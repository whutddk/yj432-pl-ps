==> flow/design.v <==
`timescale 1ns / 1ps
module perip_SRAM # (
		parameter ADDRW = 20,
		parameter DATAW = 16
	)
	( 
		input CLK,
		input RSTn,
		input mode_R1_W0,
		input [ADDRW-1:0] SRAM_ADDR_Stream,
		input [DATAW-1:0] SRAM_DATA_IN_Stream,
		output [DATAW-1:0] SRAM_DATA_OUT_Stream,
		output SRAM_OE_Pin,
		output SRAM_WR_Pin,
		output SRAM_CS_Pin,
		output [ADDRW-1:0] SRAM_ADDR_Pin,
		output [DATAW-1:0] SRAM_DATA_IN_Pin,
		input [DATAW-1:0] SRAM_DATA_OUT_Pin
);
wire [ADDRW-1:0] address_Din;
wire [ADDRW-1:0] address_Qout;
yj_basic_reg_clk_p # (
		.DW(ADDRW),
		.RSTVAL(1'b0)
	)
	address_reg
	(
		.CLK(CLK),
		.RSTn(RSTn),
		.din(address_Din),
		.qout(address_Qout)
);
assign address_Din = SRAM_ADDR_Stream;
assign SRAM_ADDR_Pin = address_Qout;
wire [DATAW-1:0] dataRead_Din;
wire [DATAW-1:0] dataRead_Qout;
yj_basic_reg_clk_p # (
		.DW(DATAW),
		.RSTVAL(1'b0)
	)
	dataRead_reg
	(
		.CLK(CLK),
		.RSTn(RSTn),
		.din(dataRead_Din),
		.qout(dataRead_Qout)
);
assign dataRead_Din = (mode_R1_W0 == 1'b1) ? SRAM_DATA_OUT_Pin : dataRead_Qout;
assign SRAM_DATA_OUT_Stream = dataRead_Qout;
wire [DATAW-1:0] dataWrite_Din;
wire [DATAW-1:0] dataWrite_Qout;
yj_basic_reg_clk_p # (
		.DW(DATAW),
		.RSTVAL(1'b0)
	)
	dataWrite_reg
	(
		.CLK(CLK),
		.RSTn(RSTn),
		.din(dataWrite_Din),
		.qout(dataWrite_Qout)
);
assign dataWrite_Din = (mode_R1_W0 == 1'b0) ? SRAM_DATA_IN_Stream : dataWrite_Qout;
assign SRAM_DATA_IN_Pin = dataWrite_Qout;
assign SRAM_WR_Pin = mode_R1_W0;
assign SRAM_OE_Pin = 1'b0;
assign SRAM_CS_Pin = 1'b0;
endmodule
`timescale 1 ns / 1 ps
module yj_basic_reg_clk_p # (
		parameter DW = 32,
		parameter RSTVAL = 1'b0
	)
	(
		input CLK,
		input RSTn,
		input  [ DW-1:0 ] din,
		output [ DW-1:0 ] qout
);
reg [DW-1:0] qout_Reg;
assign qout = qout_Reg;
always @( posedge CLK or negedge RSTn ) begin
	if ( !RSTn ) begin
		qout_Reg <= { DW { RSTVAL } };
	end
	else begin
		qout_Reg <= #1 din;
	end
end
endmodule
module yj_basic_reg_clk_n # (
		parameter DW = 32,
		parameter RSTVAL = 1'b0
	)
	(
		input CLK,
		input RSTn,
		input  [ DW-1:0 ] din,
		output [ DW-1:0 ] qout
);
reg [DW-1:0] qout_Reg;
assign qout = qout_Reg;
always @( negedge CLK or negedge RSTn ) begin
	if ( !RSTn ) begin
		qout_Reg <= { DW { RSTVAL } };
	end
	else begin
		qout_Reg <= #1 din;
	end
end
endmodule
module yj_basic_signal_2lever_sync # 
	(
		parameter DW = 32
	) 
	(
	input	CLK,
	input	RSTn, 
	input  [DW-1:0] din,
	output [DW-1:0] dout
);
	wire [DW-1:0] sync_dat [1:0];
    yj_basic_reg_clk_p #(.DW(DW),.RSTVAL(1'b0)) sync_1lever(CLK, RSTn, din, sync_dat[0]);
    yj_basic_reg_clk_p #(.DW(DW),.RSTVAL(1'b0)) sync_2lever(CLK, RSTn, sync_dat[0], sync_dat[1]);
	assign dout = sync_dat[1];
endmodule
From RTL to reports: perip_SRAM --
The steps from the RTL of perip_SRAM to its reports follow in flow order. Lines are those of the file above, counted from 1. Operators: Yosys type, input widths -> output width; for muxes data width and select width s. Library cell names are shortened. The mark n/a stands for no value.
Inputs: top perip_SRAM, clock input CLK, cell library sky130hd, corner tt_025C_1v80

After elaboration --
Counts by Yosys on the flattened word-level netlist (proc, flatten, opt, wreduce; memories kept). Register bits leave out memories and registers merged into their read ports (data or address); mux counts leave out enables and synchronous resets folded into registers. Print and check cells are left out. Cells with the same type and inputs are merged into one.
Word-level totals: output and inout bits 55, input port bits 55, register bits 52, word-level cells 3

Logic depth --
Depth = most cells in a row (Yosys ltp): at word level without a register or memory, in the mapped netlist without a sequential cell, where the memories' decode and read muxes count.
Logic depth: depth in word-level cells 0, ABC_AREA 0, mapped depth 3, mapped depth without buffers 1

Netlist --
The flow's flattened synthesis, as Yosys stat reports it; memories are mapped. The netlist is that of the ABC_AREA named above (0 if unset); the other value can give another one. Totals and module areas in this step are rounded.
Mapped netlist: buffers 7, standard cells after synthesis 92, mapped area 1900 µm², sequential part of the area 1300 µm², flip-flops 52
Cells by type:
- dfrtp_1 | count 52, total area 1.3E+03 µm²
- mux2_4 | count 30, total area 450.432 µm²
- buf_12 | count 3, total area 60.058 µm²
- buf_4 | count 3, total area 22.522 µm²
- mux2_2 | count 2, total area 22.522 µm²
- buf_6 | count 1, total area 11.261 µm²
- conb_1 | count 1, total area 3.754 µm²
By module: a second synthesis without flattening, with its own total; a netlist apart from the flattened one above.
Second synthesis, totals: cells (unflattened synthesis) 92, area (unflattened synthesis) 1900 µm²
Rows give one instance, submodules left out.
Modules:
- yj_basic_reg_clk_p (DW=16, RSTVAL=0) | area 400 µm², seq. area 400 µm², times used 2, cells 16
- perip_SRAM | area 570 µm², seq. area 0.0 µm², times used 1, cells 40
- yj_basic_reg_clk_p (DW=20, RSTVAL=0) | area 500 µm², seq. area 500 µm², times used 1, cells 20

Timing after synthesis --
Source: OpenSTA report_checks on the synthesized netlist (no wires, ideal clock, input and output delay 20% of the period each), path of least setup slack; recovery checks are left aside. Register names are those of the netlist, which keeps one name where synthesis merged equal registers.
Timing path after synthesis: path kind input port to flip-flop, start in mode_R1_W0, end reg dataRead_reg.qout_Reg[0], delay of the path 0.667 ns, setup time 0.125 ns, launch time at the first pin 0.193 ns, input delay 0.193 ns, arrival time 0.735 ns, data required time 0.840 ns, stages on the path 3, period 0.965 ns, setup slack 0.105 ns, buffers on the path 2, period reached after synthesis 0.86 ns
"delay of the path" is the arrival time less input delay plus setup time. "stages on the path" counts driving pins, that of a launching flip-flop among them; a cell with two outputs on the path counts twice. "period reached after synthesis" = period - worst setup slack (recovery checks aside). The figure is calculated, with input and output delays left at 20% of the set period.
On the way, after synthesis: path through buf_6 -> buf_12 -> mux2_4, length of the longest elaborated chain 0, elaborated cells between the ends (all ways) 0, source lines of those cells 0
RTL lines, path after synthesis:
- start: declaration | line 9 | input mode_R1_W0,
- end: assignment | line 84 | qout_Reg <= { DW { RSTVAL } };
- end: assignment | line 87 | qout_Reg <= #1 din;
- end: declaration | line 80 | reg [DW-1:0] qout_Reg;

==> results <==
Design perip_SRAM on sky130hd. What follows are 2 stored runs of the flow, each under its own settings; their order means nothing. The constraints put input and output delay at 20% of the set period each and load the outputs with 0.01 pF.

* Run A | settings: period_ns 1.53; CORE_UTILIZATION 57; PLACE_DENSITY_LB_ADDON 0.21; CORE_ASPECT_RATIO 1.38; TNS_END_PERCENT 65; CTS_CLUSTER_SIZE 55; CTS_CLUSTER_DIAMETER 205; SLEW_MARGIN 15; MIN_ROUTING_LAYER met2; MAX_ROUTING_LAYER met4; CAP_MARGIN 20; CORE_MARGIN 2 | not finished: clock tree synthesis ended with error DPL-0033
* Run B | settings: period_ns 1.64; CORE_UTILIZATION 51; PLACE_DENSITY 0.76; CELL_PAD_IN_SITES_GLOBAL_PLACEMENT 2; CELL_PAD_IN_SITES_DETAIL_PLACEMENT 1; TNS_END_PERCENT 95; ABC_AREA 1; GPL_ROUTABILITY_DRIVEN 1; CAP_MARGIN 35; MIN_ROUTING_LAYER met2; CORE_MARGIN 2; SLEW_MARGIN 20 | not finished: placement ended with error GPL-0301
